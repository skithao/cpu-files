==> flow/design.v <==
module light(  
  input clk,  
  input rst,  
  output reg [15:0] led  
);
  reg [31:0] count;  
  always @(posedge clk) begin  
    if (rst) begin led <= 1; count <= 0; end  
    else begin
      if (count == 0) led <= {led[14:0], led[15]};  
      count <= (count >= 5000000 ? 32'b0 : count + 1);  
    end
  end
endmodule
=== Tool chain data of light ===
The steps from the RTL of light to its reports follow in flow order.
Lines are those of the file above, counted from 1.
Operators: Yosys type, input widths -> output width; for muxes data width and select width s.
Library cell names are shortened.
Not given: n/a

* Top module: light
* Clock: clk
* Cell library: sky130hd
* Corner: tt_025C_1v80

=== Elaborated design ===
Yosys after proc, flatten, opt, wreduce and memory -nomap, before mapping. Enables and synchronous resets that opt folds into registers are not counted as muxes. Memory bits, and registers merged into a memory's read port (data or address), are not among the register bits. Print and check cells are not counted. Equal cells are merged and count once.

* Output and inout bits: 16
* Register bits: 48
* Memory bits (writable): 0
* Memory bits (read-only): 0
* Latch bits: 0
* Cells after elaboration: 6
* Word width x clocked read ports: 0
* Memories kept: 0

* Reductions and logical operators: 2
* Add/subtract/negate cells: 1
* Div/mod/pow operators: 0
* Order comparisons: 1
* Mux-type cells: 0
* Multipliers: 0
* Eq/ne operators: 0
* Bitwise operators: 0
* Shifts and indexed selects: 0

{| class="wikitable"
|+ Operators with widths
! operator !! number
|-
| $add 32x1->32 const B || 1
|-
| $ge 32x23->1 const B || 1
|-
| $logic_not 32->1 || 1
|-
| $reduce_or 2->1 || 1
|}

=== Longest topological paths ===
Depth = most cells in a row (Yosys ltp): at word level without a register or memory, in the mapped netlist without a sequential cell, where the memories' decode and read muxes count.

* Word-level depth: 2
* ABC_AREA: 0
* Depth in mapped cells: 7
* Mapped depth without buffers: 6

=== Mapped cells and area ===
Source: synth_stat.txt of the flow (Yosys; design flattened, memories mapped). It holds for the ABC_AREA given above (unset counts as 0); a run with the other value may have another netlist.
Totals and module areas in this step are rounded.

{| class="wikitable"
|+ Cells by type
! cell type !! number
|-
| dfxtp_1 || 48
|-
| mux2i_1 || 16
|-
| nor3_1 || 22
|-
| nand2b_1 || 16
|-
| xnor2_1 || 10
|-
| a211oi_1 || 7
|-
| nor4_1 || 6
|-
| nand3_1 || 7
|-
| nand4_1 || 5
|-
| or3_1 || 5
|-
| nand2_1 || 8
|-
| or4_1 || 4
|-
| clkbuf_1 || 7
|-
| xor2_1 || 3
|-
| ha_1 || 2
|-
| o21ai_0 || 5
|-
| nor2_1 || 6
|-
| o31ai_1 || 3
|}

Other cell types: 16; their cells: 24.

* Flip-flops: 48
* Mapped cells: 204
* Cell area after synthesis: 1981 sq um
* Sequential part of the area: 960.9 sq um

=== Path before layout ===
Path of least setup slack by OpenSTA after synthesis, without wires, with an ideal clock, recovery checks aside; 20% of the period is set as input and as output delay. Where synthesis merged equal registers, the netlist keeps one of their names.

* Path kind: register to register
* Start: register count[3]
* End: register count[19]
* Period: 1.99 ns
* Path delay: 1.997 ns
* Setup slack: -0.007 ns
* Arrival time: 1.911 ns
* Stages: 6
* Time at the first pin: 0.000 ns
* Path buffers: 1
* Period reached after synthesis: 1.997 ns

"path delay" is the arrival time less input delay plus setup time.
"stages": output pins that drive a net of the path, with the launching flip-flop's if there is one; two outputs of one cell count as two.
"period reached after synthesis" is the clock period less the worst setup slack; recovery checks do not enter. This is arithmetic on one report: input and output delays are still those of the set period (20% each).
The rows between start and end are the longest chain of elaborated cells between them; the timing report does not say that the signal goes this way. Where chains are equally long, one stands for them.
A line is the first line of the expression or statement that the cell stems from. Yosys adds cells for indexed reads and writes and turns some case tables into memories.

* Cells stage by stage: dfxtp_1 -> nand4_4 -> or4_1 -> buf_2 -> or4_1 -> a211oi_1
* Cells in the longest elaborated chain: 2
* Elaborated cells on any way between the ends: 3
* Source lines of those cells: 1
* Classes of those cells: 1 x add/sub; 1 x compare; 1 x reduce/logical

{| class="wikitable"
|+ RTL lines, path post-synthesis
! element !! line !! RTL
|-
| start: declaration || 6 || <nowiki>reg [31:0] count;</nowiki>
|-
| start: assignment || 8 || <nowiki>if (rst) begin led <= 1; count <= 0; end</nowiki>
|-
| start: assignment || 11 || <nowiki>count <= (count >= 5000000 ? 32'b0 : count + 1);</nowiki>
|-
| $ge 32x23->1 || 11 ||
|-
| $reduce_or 2->1 || n/a ||
|-
| end: assignment || 8 ||
|-
| end: assignment || 11 ||
|-
| end: declaration || 6 ||
|}

=== Worst path after layout ===
From the final timing report of entry A: the path of least setup slack in the routed layout; clock arrival at registers is part of the times.

* Path kind: input to register
* Start: input rst
* End: register count[18]
* Stages: 3
* Period: 3.62 ns
* Arrival time: 2.50 ns
* Path buffers: 1
* Setup slack: 1.33 ns
* Time at the first pin: 0.72 ns

The rows between start and end are the longest chain of elaborated cells between them; the timing report does not say that the signal goes this way. Where chains are equally long, one stands for them.

* Cells stage by stage: clkdlybuf4s50_1 -> a2111o_1 -> a211oi_1
* Cells in the longest elaborated chain: 1
* Elaborated cells on any way between the ends: 1
* Source lines of those cells: 0
* Classes of those cells: 1 x reduce/logical

{| class="wikitable"
|+ RTL lines, path after layout
! element !! line !! RTL
|-
| start: declaration || 3 || <nowiki>input rst,</nowiki>
|-
| $reduce_or 2->1 || n/a ||
|-
| end: assignment || 8 || <nowiki>if (rst) begin led <= 1; count <= 0; end</nowiki>
|-
| end: assignment || 11 || <nowiki>count <= (count >= 5000000 ? 32'b0 : count + 1);</nowiki>
|-
| end: declaration || 6 || <nowiki>reg [31:0] count;</nowiki>
|}

Subject: light on sky130hd, stored results

Hello all,

Top module light; platform sky130hd; tools Yosys and OpenROAD; 2 stored runs in no particular order. Input and output delays are each 20% of the period that was set; the output load is 0.01 pF.
"worst setup path time" is the time allowed to the run's worst setup path (the clock period less input and output delay, where it has them) less its slack. Clock arrival times count: a late capture clock shortens it, a late launch clock lengthens it.
"power" rests on the timing tool's default activity at the inputs, not on a simulated workload.
Results are given in rounded form.

Entry A
==> flow/run.sh <==
#!/bin/bash
# the make line also repeats the synthesis and layout settings of config.mk as NAME=value (left out here)
make -C /OpenROAD-flow-scripts/flow DESIGN_CONFIG=/design/flow/config.mk WORK_HOME=/design/flow/orfs CLKGATE_MAP_FILE= finish
==> flow/config.mk <==
export PLATFORM = sky130hd
export DESIGN_NAME = light
export DESIGN_NICKNAME = light
export VERILOG_FILES = /design/flow/design.v
export SDC_FILE = /design/flow/constraint.sdc
export NUM_CORES = 4
export LEC_CHECK = 0
export CAP_MARGIN = 20
export CORE_MARGIN = 7
export CORE_UTILIZATION = 49
export MIN_ROUTING_LAYER = met2
export PLACE_DENSITY = 0.87
export SLEW_MARGIN = 0
==> flow/constraint.sdc <==
create_clock -name core_clock -period 3.62 [get_ports {clk}]
set_input_delay 0.7240 -clock core_clock [delete_from_list [all_inputs] [get_ports {clk}]]
set_output_delay 0.7240 -clock core_clock [all_outputs]
set_load 0.01 [all_outputs]

==> results of entry A <==
chip area after synthesis (Yosys): 1981 sq um
die area: 6018 sq um
utilization: 61.5%
worst setup slack after layout: 1.330 ns
power: 0.9343 mW
worst setup path time: 1.57 ns
worst setup path kind: input to register

Entry B
==> flow/run.sh <==
#!/bin/bash
# the make line also repeats the synthesis and layout settings of config.mk as NAME=value (left out here)
make -C /OpenROAD-flow-scripts/flow DESIGN_CONFIG=/design/flow/config.mk WORK_HOME=/design/flow/orfs CLKGATE_MAP_FILE= finish
==> flow/config.mk <==
export PLATFORM = sky130hd
export DESIGN_NAME = light
export DESIGN_NICKNAME = light
export VERILOG_FILES = /design/flow/design.v
export SDC_FILE = /design/flow/constraint.sdc
export NUM_CORES = 4
export LEC_CHECK = 0
export CAP_MARGIN = 10
export CELL_PAD_IN_SITES_GLOBAL_PLACEMENT = 3
export CORE_MARGIN = 10
export CORE_UTILIZATION = 20
export CTS_CLUSTER_SIZE = 97
export PLACE_DENSITY_LB_ADDON = 0.01
export SLEW_MARGIN = 20
export TNS_END_PERCENT = 70
==> flow/constraint.sdc <==
create_clock -name core_clock -period 3.54 [get_ports {clk}]
set_input_delay 0.7080 -clock core_clock [delete_from_list [all_inputs] [get_ports {clk}]]
set_output_delay 0.7080 -clock core_clock [all_outputs]
set_load 0.01 [all_outputs]

==> results of entry B <==
chip area after synthesis (Yosys): 1981 sq um
die area: 14280 sq um
utilization: 25.2%
worst setup slack after layout: 1.194 ns
power: 1.038 mW
worst setup path time: 1.64 ns
worst setup path kind: input to register

Thanks
